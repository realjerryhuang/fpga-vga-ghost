==> flow/design.v <==
module vga(
	input vgaclk,
	input rst,
	input [2:0] input_red,
	input [2:0] input_green,
	input [1:0] input_blue,
	output logic [9:0] hc_out,
	output logic [9:0] vc_out,
	output logic hsync,
	output logic vsync,
	output logic [3:0] red,
	output logic [3:0] green,
	output logic [3:0] blue
    );
	localparam HPIXELS	= 640;	 
	localparam HFP		= 16;	 
	localparam HSPULSE	= 96;	 
	localparam HBP		= 48;	 
	localparam VPIXELS	= 480;	 
	localparam VFP		= 10;	 
	localparam VSPULSE	= 2; 	 
	localparam VBP		= 33; 	 
	initial begin
		if (HPIXELS + HFP + HSPULSE + HBP != 800 ||
			VPIXELS + VFP + VSPULSE + VBP != 525)
			begin
				$error("Expected horizontal pixels to add up to 800 ",
						"and vertical pixels to add up to 525");
			end
	end
	logic [9:0] hc;
	logic [9:0] vc;
	initial
	begin
		hc = 1'd0;
		vc = 1'd0;
	end
	assign hc_out = hc;
	assign vc_out = vc;
	always_ff @(posedge vgaclk)
	begin
		if (rst) begin
			hc <= 0;
			vc <= 0;
		end
		else if (hc == HPIXELS + HFP + HSPULSE + HBP - 1) begin
			hc <= 0;
			if (vc == VPIXELS + VFP + VSPULSE + VBP - 1)
				vc <= 0;
			else
				vc++;
		end
		else
			hc++;
	end
	assign hsync = ~(hc >= (HPIXELS + HFP) && hc < (HPIXELS + HFP + HSPULSE));
	assign vsync = ~(vc >= (VPIXELS + VFP - 1) && vc < (VPIXELS + VFP + VSPULSE));
	always_comb
	begin
		if (hc < HPIXELS && vc < VPIXELS) begin
			red = {input_red, 1'b0};		 
			green = {input_green, 1'b0};
			blue = {input_blue, 2'b0};
		end
		else begin
			red = 0;
			green = 0;
			blue = 0;
		end
	end
endmodule
Tool chain data of vga
The steps from the RTL of vga to its reports follow in flow order.
Line numbers count from 1 in the design file above.
Library cell names are shortened.
The mark n/a stands for no value.
- top: vga
- clock input: vgaclk
- standard-cell library: sky130hd
- library corner: tt_025C_1v80

After elaboration
Yosys after proc, flatten, opt, wreduce and memory -nomap, before mapping. Enables and synchronous resets that opt folds into registers are not counted as muxes. Memory bits, and registers merged into a memory's read port (data or address), are not among the register bits. Print and check cells are not counted. Equal cells are merged and count once.
- memory bits (read-only) at 0
- bits in latches: 0
- RAM bits at 0
- clocked read ports x word width at 0
- noted word-level cells: 22
- noted memories: 0
- bits of input ports: 10
- noted register bits after elaboration: 20
- noted output and inout port bits: 34
- noted eq/ne operators: 2
- multiplexer cells: 4
- $lt $le $gt $ge: 6
- noted bitwise logic cells: 2
- noted $add $sub $neg: 2
- noted divide/modulo/power cells: 0
- reduce/logical cells at 4
- noted shift-type cells: 0
- noted multipliers: 0
- operator list (kind ; count):
    adder 10 x 1 -> 10 bit (second input constant) ; 2
    < comparator 10 bit (second input constant) ; 2
    equality test 10 bit (second input constant) ; 2
    < comparator 10 x 9 -> 1 bit (second input constant) ; 2
    two-way mux 4 bit ; 3
    >= comparator 10 bit (second input constant) ; 1
    >= comparator 10 x 9 -> 1 bit (second input constant) ; 1
    two-way mux 10 bit ; 1
    logical AND 1 bit ; 3
    NOT 1 bit ; 2
    OR reduction 2 bit ; 1

Longest topological paths
Yosys ltp: most cells in a row. Word level: on the elaborated netlist, between registers, memories and ports. Mapped: between sequential cells and ports; inverters and the memories' decode and read muxes count.
- noted word-level depth: 3
- noted ABC_AREA: 0
- mapped depth at 6
- gate-level depth less buffers: 6

After synthesis
The flow's flattened synthesis, as Yosys stat reports it; memories are mapped. The netlist is that of the ABC_AREA named above (0 if unset); the other value can give another one.
- buffers at 5
- sequential area: 400.4 sq um
- noted mapped area: 1116.1 sq um
- flip-flop cells at 20
- cell count at 131
- cell types (type ; count ; area in all (sq um)):
    dfxtp_1 ; 20 ; 400.384
    ha_1 ; 6 ; 75.072
    xor2_1 ; 7 ; 61.309
    nor2_1 ; 15 ; 56.304
    and2_1 ; 8 ; 50.048
    nand4_1 ; 5 ; 31.28
    a21oi_1 ; 6 ; 30.029
    buf_4 ; 4 ; 30.029
    nand3_1 ; 6 ; 30.029
    inv_1 ; 7 ; 26.275
    nand2_1 ; 7 ; 26.275
    xnor2_1 ; 3 ; 26.275
    o31ai_1 ; 3 ; 22.522
    or4_1 ; 3 ; 22.522
    or4_4 ; 2 ; 22.522
    or4b_1 ; 2 ; 20.019
    or3_1 ; 3 ; 18.768
    nor4b_1 ; 2 ; 17.517
Other cell types: 18; their cells: 22.

Worst setup path after synthesis
Path of least setup slack by OpenSTA after synthesis, without wires, with an ideal clock, recovery checks aside; 20% of the period is set as input and as output delay. Where synthesis merged equal registers, the netlist keeps one of their names.
- path kind: reg2out
- from: register vc[5]
- to: output port blue[2]
- period at 4.16 ns
- noted buffers on the path: 0
- path slack: 2.185 ns
- arrival at 1.143 ns
- noted required time: 3.328 ns
- noted delay of the path: 1.143 ns
- noted stages on the path: 5
- time at the first pin: 0.000 ns
- noted synthesis period reached: 1.975 ns
"delay of the path" = arrival - input delay + setup time.
A path that ends at an output port has no setup time.
"stages on the path": output pins that drive a net of the path, with the launching flip-flop's if there is one; two outputs of one cell count as two.
"synthesis period reached" is the clock period less the worst setup slack; recovery checks do not enter. This is arithmetic on one report: input and output delays are still those of the set period (20% each).
Between the ends stands the longest chain of elaborated cells between them, by number of cells; it is not shown to be the way that was timed. Of several equally long chains one is given.
A line is the first line of the expression or statement that the cell stems from. Yosys adds cells for indexed reads and writes and turns some case tables into memories.
- cells stage by stage: dfxtp_1 -> nand3_1 -> nor2_1 -> nor3_1 -> and2_1
- noted cells in the longest elaborated chain: 3
- elaborated cells between the ends (all ways) at 3
- noted RTL lines with such cells: 1
- RTL lines, path post-synthesis (item ; line ; text):
    start: declaration ; 32 ; logic [9:0] vc;
    start: assignment ; 44 ; vc <= 0;
    start: assignment ; 49 ; vc <= 0;
    < comparator 10 x 9 -> 1 bit ; 60 ; if (hc < HPIXELS && vc < VPIXELS) begin
    logical AND 1 bit ; 60 ;
    two-way mux 4 bit ; 60 ;
    end: declaration ; 13 ; output logic [3:0] blue

Timing after layout
Path of least setup slack in the final report of flow run A (OpenROAD, finished layout, wires in). Where an end is a register, its clock arrival counts in the times.
- path kind: reg2reg
- from: register hc[5]
- to: register vc[8]
- noted required time: 2.01 ns
- arrival at 1.98 ns
- period at 1.81 ns
- path slack: 0.03 ns
- noted buffers on the path: 0
- time at the first pin: 0.26 ns
- noted stages on the path: 5
Between the ends stands the longest chain of elaborated cells between them, by number of cells; it is not shown to be the way that was timed. Of several equally long chains one is given.
- cells stage by stage: dfxtp_2 -> or2_4 -> or4_4 -> or4_4 -> a21oi_2
- noted cells in the longest elaborated chain: 1
- elaborated cells between the ends (all ways) at 1
- noted RTL lines with such cells: 1
- RTL lines, path post-layout (item ; line ; text):
    start: declaration ; 31 ; logic [9:0] hc;
    start: assignment ; 43 ; hc <= 0;
    start: assignment ; 47 ; hc <= 0;
    equality test 10 bit ; 46 ; else if (hc == HPIXELS + HFP + HSPULSE + HBP - 1) begin
    end: assignment ; 44 ; vc <= 0;
    end: assignment ; 49 ; vc <= 0;
    end: declaration ; 32 ; logic [9:0] vc;

vga through Yosys and OpenROAD on sky130hd: 2 stored runs, unordered, with their settings and measured results. The constraints put input and output delay at 20% of the set period each and load the outputs with 0.01 pF.
"achieved period" is the run's clock period less its worst setup slack. It is reckoned from that one timing run; input and output delays stay at 20% of the period that was set.
"allowed time less slack (worst setup path)": the worst setup path's part of the clock period (all of it between registers, 20% less for each end at a port) less its slack. A launch clock that arrives late makes it longer, a capture clock that arrives late makes it shorter.
"total design power": no workload was simulated; the value follows from the tool's default switching activity.

Flow run A

==> flow/run.sh <==
#!/bin/bash
# the make line also repeats the synthesis and layout settings of config.mk as NAME=value (left out here)
make -C /OpenROAD-flow-scripts/flow DESIGN_CONFIG=/design/flow/config.mk WORK_HOME=/design/flow/orfs CLKGATE_MAP_FILE= finish
==> flow/config.mk <==
export PLATFORM = sky130hd
export DESIGN_NAME = vga
export DESIGN_NICKNAME = vga
export VERILOG_FILES = /design/flow/design.v
export SDC_FILE = /design/flow/constraint.sdc
export NUM_CORES = 4
export LEC_CHECK = 0
export ABC_AREA = 0
export CAP_MARGIN = 20
export CELL_PAD_IN_SITES_DETAIL_PLACEMENT = 0
export CELL_PAD_IN_SITES_GLOBAL_PLACEMENT = 3
export CORE_ASPECT_RATIO = 1.41
export CORE_MARGIN = 3
export CORE_UTILIZATION = 30
export CTS_CLUSTER_SIZE = 38
export MAX_ROUTING_LAYER = met4
export PLACE_DENSITY_LB_ADDON = 0.2
export SLEW_MARGIN = 20
==> flow/constraint.sdc <==
create_clock -name core_clock -period 1.81 [get_ports {vgaclk}]
set_input_delay 0.3620 -clock core_clock [delete_from_list [all_inputs] [get_ports {vgaclk}]]
set_output_delay 0.3620 -clock core_clock [all_outputs]
set_load 0.01 [all_outputs]

Measured in flow run A:
- achieved period: 1.781 ns
- post-synthesis cell area: 1116.1 sq um
- die area at 4498.9 sq um
- post-route utilization at 0.562
- worst hold slack in the final report at 0.553 ns
- total negative slack: 0.000 ns
- total design power at 856.1 µW
- noted the allowed time less slack (worst setup path): 1.78 ns
- kind of the worst setup path: reg2reg
- standard-cell area after routing at 1950.6 sq um
- noted the worst setup slack after layout: 0.029 ns

Flow run B

==> flow/run.sh <==
#!/bin/bash
# the make line also repeats the synthesis and layout settings of config.mk as NAME=value (left out here)
make -C /OpenROAD-flow-scripts/flow DESIGN_CONFIG=/design/flow/config.mk WORK_HOME=/design/flow/orfs CLKGATE_MAP_FILE= finish
==> flow/config.mk <==
export PLATFORM = sky130hd
export DESIGN_NAME = vga
export DESIGN_NICKNAME = vga
export VERILOG_FILES = /design/flow/design.v
export SDC_FILE = /design/flow/constraint.sdc
export NUM_CORES = 4
export LEC_CHECK = 0
export ABC_AREA = 0
export CAP_MARGIN = 20
export CELL_PAD_IN_SITES_DETAIL_PLACEMENT = 2
export CELL_PAD_IN_SITES_GLOBAL_PLACEMENT = 1
export CORE_MARGIN = 2
export CORE_UTILIZATION = 17
export CTS_CLUSTER_SIZE = 21
export GPL_TIMING_DRIVEN = 0
export MAX_ROUTING_LAYER = met4
export MIN_ROUTING_LAYER = met1
export PLACE_DENSITY_LB_ADDON = 0.08
export SLEW_MARGIN = 20
==> flow/constraint.sdc <==
create_clock -name core_clock -period 1.36 [get_ports {vgaclk}]
set_input_delay 0.2720 -clock core_clock [delete_from_list [all_inputs] [get_ports {vgaclk}]]
set_output_delay 0.2720 -clock core_clock [all_outputs]
set_load 0.01 [all_outputs]

Measured in flow run B:
- achieved period: 1.831 ns
- post-synthesis cell area: 1116.1 sq um
- die area at 7229.2 sq um
- post-route utilization at 0.341
- worst hold slack in the final report at 0.520 ns
- total negative slack: -10.386 ns
- total design power at 1185 µW
- noted the allowed time less slack (worst setup path): 1.83 ns
- kind of the worst setup path: reg2reg
- standard-cell area after routing at 2164.6 sq um
- noted the worst setup slack after layout: -0.471 ns
